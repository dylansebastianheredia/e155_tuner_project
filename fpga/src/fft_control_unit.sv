==> flow/design.v <==
module fft_agu
  #(parameter bit_width=16, M=9)
   (input logic            clk,
    input logic            enable,
    input logic            reset,
    input logic            load,
    output logic           done,
    output logic           rd_sel,
    output logic           we0,
    output logic           we1,
    output logic [M-1:0] adr_A,
    output logic [M-1:0] adr_B,
    output logic [M-2:0] twiddle_adr);
   logic [M-1:0]         level = 0;
   logic [M-1:0]         index = 0;
   always_ff @(posedge clk) begin
      if (reset) begin
         level <= 0;
         index <= 0;
      end
      else if(enable === 1 & ~done) begin
         if(index < 2**(M - 1) - 1) begin
            index <= index + 1'd1;
         end else begin
            index <= 0;
            level <= level + 1'd1;
         end
      end
   end  
   assign done = (level == (M));
   fft_agu_adrcalc adrcalc(level, index, adr_A, adr_B, twiddle_adr);
   assign rd_sel = level[0];
   assign we0 =   level[0] & enable;
   assign we1 =  ~level[0] & enable;
endmodule
module fft_agu_adrcalc
  #(parameter width=16, M=9)
   (input logic  [M-1:0] level,
    input logic  [M-1:0] index,
    output logic [M-1:0] adr_A,
    output logic [M-1:0] adr_B,
    output logic [M-2:0] twiddle_adr);
   logic [M-1:0]         tempA, tempB;
   logic signed [M-1:0]  mask, sign_mask;  
   always_comb begin
      tempA = index << 1'd1;
      tempB = tempA  +  1'd1;
      adr_A  = ((tempA << level) | (tempA >> (M - level)));
      adr_B  = ((tempB << level) | (tempB >> (M - level)));
      mask        = {1'b1, {M-1{1'b0}}};
      sign_mask   = mask >>> level;
      twiddle_adr = sign_mask & index;      
   end
endmodule
module fft_control_unit 
        #(parameter bit_width = 16,
          parameter N = 512,
          parameter M = 9)
          (input  logic clk, reset,
           input  logic start, load,       
           input  logic [M-1:0] rd_adr,
           output logic done, rd_sel, we0, we1,
           output logic [M-1:0] adr0_a, adr0_b, adr1_a, adr1_b,
		   output logic [M-2:0] twiddle_adr);
   logic  enable;
   always_ff @(posedge clk) begin
		if (start) begin 
			enable <= 1;
		 end
		else if (done || reset) begin
			enable <= 0;
		end
	end
   logic [M-1:0]         adr_A, adr_B;
   logic                   we0_agu;
   fft_agu fft_agu(clk, enable, reset, load, done, rd_sel, we0_agu, we1, adr_A, adr_B, twiddle_adr);
   logic [M - 1:0]     adr_load;  
	reindex_bits reverse(rd_adr, adr_load);
   logic [M-1:0]       out_idx;
   always_ff @(posedge clk)
     if      (reset) out_idx <= 0;
     else if (done)  out_idx <= out_idx + 1'b1;
   always_comb begin
      if      (done) adr0_a = out_idx;
      else if (load) adr0_a = adr_load;
      else           adr0_a = adr_A;
      if      (done) adr1_a = out_idx;
      else           adr1_a = adr_A;
      if      (load) adr0_b = adr_load;
      else           adr0_b = adr_B;
      adr1_b = adr_B;
      we0   = load | we0_agu;
   end
endmodule 
module mult	
    #(parameter bit_width = 16)
    (	input  logic signed [bit_width - 1:0] a,
        input  logic signed [bit_width - 1:0] b,
        output logic signed [bit_width - 1:0] out);
    logic signed [2*bit_width - 1:0] mult_a_b;
    assign mult_a_b = a * b;
    assign out = mult_a_b[2*bit_width-2 : bit_width-1] + mult_a_b[bit_width-2];
endmodule
module complex_mult
	#(parameter bit_width = 16)
			(input logic signed [2*bit_width - 1:0] a,  
			 input logic signed [2*bit_width - 1:0] b, 
			 output logic signed [2*bit_width - 1:0] out);
	  logic signed [bit_width-1:0] a_re, b_re, a_im, b_im, out_re, out_im;		 
	  assign a_re = a[2*bit_width - 1:bit_width];
	  assign a_im = a[bit_width-1:0];
	  assign b_re = b[2*bit_width - 1:bit_width];
	  assign b_im = b[bit_width-1:0];
	  logic signed [bit_width-1:0] c_re_re, c_im_im, c_re_im, c_im_re;
	  mult mult_re_re (a_re, b_re, c_re_re);		 
	  mult mult_im_im (a_im, b_im, c_im_im);
	  mult mult_re_im (a_re, b_im, c_re_im);
	  mult mult_im_re (a_im, b_re, c_im_re);
	  assign out_re = (c_re_re) - (c_im_im);
	  assign out_im = (c_re_im) + (c_im_re);
	  assign out = {out_re, out_im};
endmodule
module reindex_bits
	#(parameter L = 9)  
			(input logic [L - 1:0] in,
			output logic [L - 1:0] out);
	int i;
		always_comb begin
			for (i = 0; i < L; i++)
				out[i] = in[L-1-i];
		end
endmodule
== Step by step through the tools: fft_control_unit ==
Tool output for the design above, in the order of the flow.
Lines are those of the file above, counted from 1.
Operators: Yosys type, input widths -> output width; for muxes data width and select width s.
Library cell names are shortened.
A cell with - has no value.
Inputs
  design top: fft_control_unit
  clock: clk
  library: sky130hd
  library corner: tt_025C_1v80

== Word level ==
Yosys after proc, flatten, opt, wreduce and memory -nomap, before mapping. Enables and synchronous resets that opt folds into registers are not counted as muxes. Memory bits, and registers merged into a memory's read port (data or address), are not among the register bits. Print and check cells are not counted. Equal cells are merged and count once.
Cells by class
  bitwise logic cells: 10
  shift-type cells: 5
  eq/ne operators: 2
  add/sub/neg operators: 5
  multiply operators: 0
  divide/modulo/power cells: 0
  mux-type cells: 5
  reductions and logical operators: 2
  $lt $le $gt $ge: 1
Operators by type and width (count)
  $shr 9x32->9: 2
  $mux 9: 5
  $add 9x1->9 const B: 4
  $or 9x9->9: 2
  $shl 9x9->9: 2
  $sub 4x9->10 const A: 1
  $eq 9x4->1 const B: 1
  $lt 9x8->1 const B: 1
  $sshr 9x9->8 const A: 1
  $and 8x8->8: 1
  $and 1x1->1: 3
  $not 1->1: 3
  $reduce_and 2->1: 1
  $eqx 1x1->1 const B: 1
  $or 1x1->1: 1
  $logic_or 1x1->1: 1
Storage and ports
  bits of input ports: 13
  bits in registers: 28
  memory bits (read-only): 0
  memory cells: 0
  memory bits (writable): 0
  word width x clocked read ports: 0
  latch bits: 0

== Logic depth ==
Longest topological path by Yosys (ltp), each cell counted once; first at word level (registers and memories cut), then after technology mapping (sequential cells cut; the memories' decode and read muxes count).
Logic depth
  depth in word-level cells: 5
  ABC_AREA: 0
  gate-level depth with buffers: 11
  mapped depth without buffers: 8

== Synthesis result ==
Source: synth_stat.txt of the flow (Yosys; design flattened, memories mapped). It holds for the ABC_AREA given above (unset counts as 0); a run with the other value may have another netlist.
The area totals of this step are shown rounded.
Synthesis totals
  cell count: 364
  mapped area: 2730 µm²
  flip-flop cells: 28
Cell types (count)
  dfxtp_1: 28
  nor2_1: 55
  nand2_1: 33
  xnor2_1: 14
  mux4_2: 5
  a21oi_1: 21
  xor2_1: 9
  clkbuf_1: 19
  mux2i_1: 7
  a31oi_1: 11
  mux2_2: 6
  buf_2: 13
  and3_1: 10
  ha_1: 5
  a221oi_1: 6
  nor3_1: 9
  o211ai_1: 6
  nand4_1: 7
Other cell types: 45; their cells: 100.
The figures by module come from a second, unflattened synthesis with its own total; it is not the netlist above.
Second synthesis, totals
  cell total of the unflattened synthesis: 382
  area (unflattened synthesis): 2940 µm²
Each row is one instance without its submodules.
Modules
  fft_agu: area 1060 µm², seq. area 360 µm², cells 120, instances 1
  fft_agu_adrcalc: area 1010 µm², seq. area 0.0 µm², cells 148, instances 1
  fft_control_unit: area 802 µm², seq. area 200 µm², cells 105, instances 1
  reindex_bits: area 67.6 µm², seq. area 0.0 µm², cells 9, instances 1

== Timing after synthesis ==
OpenSTA on the mapped netlist: ideal clock, no wires. The path of least setup slack (recovery checks aside). Input and output delay are each 20% of the period. Register names are those of the netlist, which keeps one name where synthesis merged equal registers.
Timing post-synthesis
  path type: register to output
  start: reg fft_agu.level[1]
  end: out adr0_a[8]
  slack: 0.093 ns
  required time: 2.768 ns
  launch time at the first pin: 0.000 ns
  clock period: 3.46 ns
  stages on the path: 10
  buffers on the path: 3
  path delay: 2.675 ns
  arrival time: 2.675 ns
  synthesis period reached: 3.367 ns
"path delay" is the arrival time less input delay plus setup time.
At an output port there is no setup time.
"stages on the path": output pins that drive a net of the path, with the launching flip-flop's if there is one; two outputs of one cell count as two.
"synthesis period reached" is the clock period less the worst setup slack; recovery checks do not enter. This is arithmetic on one report: input and output delays are still those of the set period (20% each).
Between the ends stands the longest chain of elaborated cells between them, by number of cells; it is not shown to be the way that was timed. Of several equally long chains one is given.
Each line given opens the expression or statement behind the cell; cells for indexed reads and writes are added by Yosys, which also makes memories of some case tables.
Between the ends, post-synthesis
  cells stage by stage: dfxtp_1 > buf_2 > buf_2 > inv_1 > ha_1 > or3_1 > clkbuf_1 > and2_1 > o32a_1 > a221oi_1
  length of the longest elaborated chain: 5
  elaborated cells between the ends (all ways): 7
  classes of those cells: add/sub: 1; eq/ne: 1; shift: 2; mux: 2; logic: 1
Ends and longest elaborated chain, post-synthesis
  from (decl): line 14  | logic [M-1:0]         level = 0;
  from (assign): line 18  | level <= 0;
  from (assign): line 26  | level <= level + 1'd1;
  $sub 4x9->10: line 48  | adr_A  = ((tempA << level) | (tempA >> (M - level)));
  $shr 9x32->9: line 48
  $or 9x9->9: line 48
  $mux 9: line 85  | else if (load) adr0_a = adr_load;
  $mux 9: line 84  | if      (done) adr0_a = out_idx;
  to (decl): line 63  | output logic [M-1:0] adr0_a, adr0_b, adr1_a, adr1_b,

== Path in the finished layout ==
From the final timing report of record 1: the path of least setup slack in the routed layout; clock arrival at registers is part of the times.
Timing after layout
  path type: register to output
  start: reg fft_agu.level[1]
  end: out adr0_a[0]
  buffers on the path: 2
  launch time at the first pin: 0.28 ns
  arrival time: 3.62 ns
  stages on the path: 11
  slack: 1.04 ns
  clock period: 5.83 ns
  required time: 4.66 ns
Between the ends, after layout
  cells stage by stage: dfxtp_1 > buf_4 > inv_1 > ha_1 > nand3_1 > or3_4 > inv_2 > nor2_1 > nand2_1 > o211ai_1 > clkdlybuf4s50_1
Ends and longest elaborated chain, after layout
  from (decl): line 14  | logic [M-1:0]         level = 0;
  from (assign): line 18  | level <= 0;
  from (assign): line 26  | level <= level + 1'd1;
  to (decl): line 63  | output logic [M-1:0] adr0_a, adr0_b, adr1_a, adr1_b,
Chain of elaborated cells between the ends: none given.

Hand-over note for fft_control_unit

Top module fft_control_unit; platform sky130hd; tools Yosys and OpenROAD; 2 stored runs in no particular order. Input and output delays are each 20% of the period that was set; the output load is 0.01 pF.
"clock period achieved" means the clock period less the worst setup slack. The figure is calculated, with input and output delays left at 20% of the set period.
"time on the worst setup path" means the part of the period allowed to the worst setup path (the constraints hold back 20% at inputs and 20% at outputs) less its slack; where the path has registers, the arrival times of their clocks count too.
"overall power" is the tool's figure for a default switching activity; nothing was simulated.
Results are given in rounded form.

==> record 1: settings <==
{ "period_ns": 5.83, "CORE_UTILIZATION": 67, "PLACE_DENSITY": 0.92, "CORE_ASPECT_RATIO": 0.77, "CELL_PAD_IN_SITES_DETAIL_PLACEMENT": 0, "CTS_CLUSTER_SIZE": 49, "SLEW_MARGIN": 15, "MAX_ROUTING_LAYER": "met4", "CAP_MARGIN": 20, "CORE_MARGIN": 2 }
==> record 1: results <==
netlist area reported by Yosys: 2730 µm²
die footprint: 4600 µm²
standard-cell area after routing: 3320 µm²
worst setup slack after layout: 1.04 ns
total negative slack on setup checks: 0.000 ns
lowest hold slack: 0.531 ns
overall power: 0.447 mW
clock period achieved: 4.787 ns
time on the worst setup path: 3.62 ns
worst setup path kind: register to output

==> record 2: settings <==
{ "period_ns": 4.14, "SETUP_SLACK_MARGIN": -0.33, "CAP_MARGIN": 20, "CORE_MARGIN": 2, "CORE_UTILIZATION": 40, "SLEW_MARGIN": 20 }
==> record 2: results <==
netlist area reported by Yosys: 2730 µm²
die footprint: 7490 µm²
standard-cell area after routing: 3360 µm²
worst setup slack after layout: 0.078 ns
total negative slack on setup checks: 0.000 ns
lowest hold slack: 0.501 ns
overall power: 0.558 mW
clock period achieved: 4.062 ns
time on the worst setup path: 3.23 ns
worst setup path kind: register to output

End of note.
